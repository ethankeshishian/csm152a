==> flow/design.v <==
`timescale 1ns / 1ps
module clock_gen(
	input clk_in,
	input rst,
	output clk_div_2,
	output clk_div_4,
	output clk_div_8,
	output clk_div_16,
	output clk_div_32,
	output clk_div_26,
	output clk_div_3,
	output clk_pos,
	output clk_neg,
	output clk_div_5,
	output clk_div,
	output [7:0] toggle_counter
);
clock_div_two task1(
	.clk_in (clk_in),
	.rst (rst),
	.clk_div_2(clk_div_2),
	.clk_div_4(clk_div_4),
	.clk_div_8(clk_div_8),
	.clk_div_16(clk_div_16)
);
clock_div_thirty_two task2 (
	.clk_in(clk_in),
	.rst(rst),
	.clk_div_32(clk_div_32)
);
clock_div_twenty_six task3(
	.clk_in (clk_in),
	.rst (rst),
	.clk_div_26 (clk_div_26)
);
clock_div_three task456(
	.clk_in(clk_in),
	.rst(rst),
	.clk_div_3(clk_div_3),
	.clk_pos(clk_pos),
	.clk_neg(clk_neg)
);
clock_div_five task7(
	.clk_in (clk_in),
	.rst (rst),
	.clk_div_5 (clk_div_5)
);
clock_pulse task8(
	.clk_in(clk_in),
	.rst(rst),
	.clk_div(clk_div)
);
clock_strobe task9(
	.clk_in (clk_in),
	.rst (rst),
	.toggle_counter (toggle_counter)
);
endmodule
module clock_div_two(clk_in, rst, clk_div_2, clk_div_4,
clk_div_8, clk_div_16);
input clk_in, rst;
output clk_div_2, clk_div_4, clk_div_8, clk_div_16;
reg [3:0] a = 4'b0000;
always @(posedge clk_in) begin
	if (rst) a <= 4'b0000;
	else a <= a + 1'b1;	
end
assign clk_div_2 = a[0];
assign clk_div_4 = a[1];
assign clk_div_8 = a[2];
assign clk_div_16 = a[3];
endmodule
module clock_div_thirty_two(clk_in, rst, clk_div_32);
input clk_in, rst;
output reg clk_div_32 = 0;
reg [3:0] a = 4'b0000;
always @(posedge clk_in) begin
	if (rst) a <= 4'b0000;
	else  a <= a + 1'b1;	
	if (a == 4'b1111) clk_div_32 <= !clk_div_32;
end
endmodule
module clock_div_twenty_six(clk_in, rst, clk_div_26);
input clk_in, rst;
output reg clk_div_26 = 0;
reg [3:0] a = 4'b0000;
always @(posedge clk_in) begin
	if (rst) a <= 4'b0000;
	else  a <= a + 1'b1;	
	if (a == 12) begin
		clk_div_26 <= !clk_div_26;
		a <= 4'b0000;
	end
end
endmodule
module clock_div_three(clk_in, rst, clk_div_3, clk_pos,
clk_neg);
input clk_in, rst;
output clk_div_3;
output reg clk_pos = 0, clk_neg = 0;
reg [3:0] a = 4'b0000;
reg [3:0] b = 4'b0000;
always @(posedge clk_in) begin
	if (rst) a <= 4'b0000;
	else  a <= a + 1'b1;	
	if (a == 2) begin
		a <= 4'b0000;
	end	
	if (a == 1) clk_pos <= 1;
	else clk_pos <= 0;
end
always @(negedge clk_in) begin
	if (rst) b <= 4'b0000;
	else  b <= b + 1'b1;	
	if (b == 2) begin
		b <= 4'b0000;
	end	
	if (b == 1) clk_neg <= 1;
	else clk_neg <= 0;
end
assign clk_div_3 = clk_pos | clk_neg;
endmodule
module clock_div_five(clk_in, rst, clk_div_5);
input clk_in, rst;
output clk_div_5;
reg clk_pos = 0, clk_neg = 0;
reg [3:0] a = 4'b0000; reg [3:0] b = 4'b0000;
always @(posedge clk_in) begin
	if (rst) a <= 4'b0000;
	else  a <= a + 1'b1;	
	if (a == 4) begin
		a <= 4'b0000;
	end	
	if (a == 2 || a == 3) clk_pos <= 1;
	else clk_pos <= 0;
end
always @(negedge clk_in) begin
	if (rst) b <= 4'b0000;
	else  b <= b + 1'b1;	
	if (b == 4) begin
		b <= 4'b0000;
	end	
	if (b == 2) clk_neg <= 1;
	else clk_neg <= 0;
end
assign clk_div_5 = clk_pos | clk_neg;
endmodule
module clock_pulse(clk_in, rst, clk_div);
input clk_in, rst;
output reg clk_div = 0;
reg [6:0] a = 7'b0000000;
reg internal_clock = 0;
reg flip_bit = 0;
always @(posedge clk_in) begin
	if (rst) a <= 7'b0000000;
	else  a <= a + 1'b1;	
	if (a == 99) begin
		a <= 7'b0000000;
	end
	if (a==1) flip_bit <= 1;
	else flip_bit <= 0;
end
always @(posedge clk_in) begin
	if (flip_bit) clk_div <= !clk_div;
end
endmodule
module clock_strobe(clk_in, rst, toggle_counter);
input clk_in, rst;
output reg [7:0] toggle_counter = 0;
reg [2:0] a = 3'b000;
always @(posedge clk_in) begin
	if (rst) a <= 3'b000;
	else  begin 
		a <= a + 1'b1;
		if (a == 3) begin
			a <= 3'b000;
			toggle_counter <= toggle_counter - 5;
		end
		else toggle_counter <= toggle_counter + 3;
	end
end
endmodule
From RTL to reports: clock_gen
What the tools print for clock_gen, step after step.
Line numbers count from 1 in the design file above.
Operators: Yosys type, input widths -> output width; for muxes data width and select width s.
Library cell names are shortened.
Not given: n/a
- design top: clock_gen
- clock port: clk_in
- library: sky130hd
- corner: tt_025C_1v80

Elaborated design
Counts by Yosys on the flattened word-level netlist (proc, flatten, opt, wreduce; memories kept). Register bits leave out memories and registers merged into their read ports (data or address); mux counts leave out enables and synchronous resets folded into registers. Print and check cells are left out. Cells with the same type and inputs are merged into one.
- noted bits of input ports: 2
- bits in registers at 54
- output and inout bits: 19
- noted word-level cells: 62
- mux-type cells: 6
- noted $add $sub $neg: 11
- noted equal/unequal tests: 14
- reductions and logical operators: 11
- bitwise gates (word level): 2
- operators with widths (operator ; number):
    $add 4x1->4 const B ; 7
    $eq 4x2->1 const B ; 5
    $reduce_or 2->1 ; 7
    $eq 4x1->1 const B ; 2
    $eq 4x3->1 const B ; 2
    $eq 4x4->1 const B ; 2
    $add 8x2->8 const B ; 1
    $sub 8x3->8 const B ; 1
    $mux 8 ; 1
    $add 7x1->7 const B ; 1
    $eq 7x1->1 const B ; 1
    $eq 7x7->1 const B ; 1
    $mux 1 ; 5
    $logic_not 1->1 ; 3
    $add 3x1->3 const B ; 1
    $eq 3x2->1 const B ; 1
    $or 1x1->1 ; 2
    $logic_or 1x1->1 ; 1

Longest topological paths
Longest topological path by Yosys (ltp), each cell counted once; first at word level (registers and memories cut), then after technology mapping (sequential cells cut; the memories' decode and read muxes count).
- noted depth after elaboration: 3
- ABC_AREA: 0
- gate-level depth with buffers: 8
- mapped depth without buffers at 7

After synthesis
The flow's flattened synthesis, as Yosys stat reports it; memories are mapped. The netlist is that of the ABC_AREA named above (0 if unset); the other value can give another one.
The area totals of this step are shown rounded.
- flip-flops at 54
- cell area after synthesis at 2421 um^2
- mapped cells: 242
- noted buffer cells: 7
- sequential area: 1191 um^2
- cell types (cell ; number ; area in all (um^2)):
    dfxtp_1 ; 43 ; 860.826
    edfxtp_1 ; 11 ; 330.317
    ha_1 ; 22 ; 275.264
    xnor2_1 ; 13 ; 113.859
    nor2_1 ; 28 ; 105.101
    inv_1 ; 26 ; 97.594
    nand3_1 ; 11 ; 55.053
    xor2_1 ; 6 ; 52.55
    nor3_1 ; 10 ; 50.048
    a21oi_1 ; 8 ; 40.038
    a211oi_1 ; 5 ; 37.536
    and3_1 ; 6 ; 37.536
    nor2b_1 ; 5 ; 31.28
    mux2i_1 ; 3 ; 30.029
    nor3b_1 ; 4 ; 30.029
    a311oi_1 ; 2 ; 17.517
    o41ai_2 ; 1 ; 16.266
    a221oi_2 ; 1 ; 15.014
Not listed: further types 24, cells in them 37.
By module: a second synthesis without flattening, with its own total; a netlist apart from the flattened one above.
- cells (unflattened synthesis): 249
- noted area total of the unflattened synthesis: 2575 um^2
Each row is one instance without its submodules.
- by module (module ; cells ; times used ; area (um^2) ; sequential area (um^2)):
    clock_strobe ; 65 ; 1 ; 714.4 ; 300.3
    clock_div_five ; 52 ; 1 ; 503.0 ; 200.2
    clock_div_three ; 45 ; 1 ; 439.2 ; 200.2
    clock_pulse ; 37 ; 1 ; 372.9 ; 190.2
    clock_div_twenty_six ; 21 ; 1 ; 209.0 ; 110.1
    clock_div_thirty_two ; 16 ; 1 ; 191.4 ; 110.1
    clock_div_two ; 13 ; 1 ; 145.1 ; 80.1
    clock_gen ; 0 ; 1 ; 0.0 ; 0.0

Wiki page: clock_gen / flow data

Measured data: module clock_gen, platform sky130hd, 2 stored runs of the flow under differing settings, order arbitrary. Input and output delays are each 20% of the period that was set; the output load is 0.01 pF.
By "total design power" is meant OpenSTA's value without simulated activity: inputs other than the clock are taken to toggle once in ten clock periods, and the tool carries that through the logic.
The results are shown rounded.

Run A
Settings were period_ns = 4.9; CORE_UTILIZATION = 58; PLACE_DENSITY_LB_ADDON = 0.24; CORE_ASPECT_RATIO = 0.54; CELL_PAD_IN_SITES_DETAIL_PLACEMENT = 1; GPL_TIMING_DRIVEN = 1; GPL_ROUTABILITY_DRIVEN = 1; CAP_MARGIN = 20; CORE_MARGIN = 2; SLEW_MARGIN = 20
- noted the worst slack on setup checks: 0.038 ns
- total design power at 1,161 uW
- setup total negative slack at 0.000 ns
- noted the cell area after synthesis: 2,421 um^2
- full die area: 4,732 um^2
- standard-cell area after routing: 2,824 um^2

Run B
Settings were period_ns = 3.32; CORE_UTILIZATION = 42; SETUP_SLACK_MARGIN = 0.34; PLACE_DENSITY_LB_ADDON = 0.18; CORE_ASPECT_RATIO = 1.24; CELL_PAD_IN_SITES_DETAIL_PLACEMENT = 0; GPL_TIMING_DRIVEN = 0; GPL_ROUTABILITY_DRIVEN = 0; CTS_CLUSTER_SIZE = 82; SLEW_MARGIN = 35; CAP_MARGIN = 20; CORE_MARGIN = 2
- full die area: 6,391 um^2
- standard-cell area after routing: 2,920 um^2
- noted the worst slack on setup checks: -0.004 ns
- setup total negative slack at -0.004 ns
- total design power at 1,636 uW
- noted the cell area after synthesis: 2,421 um^2
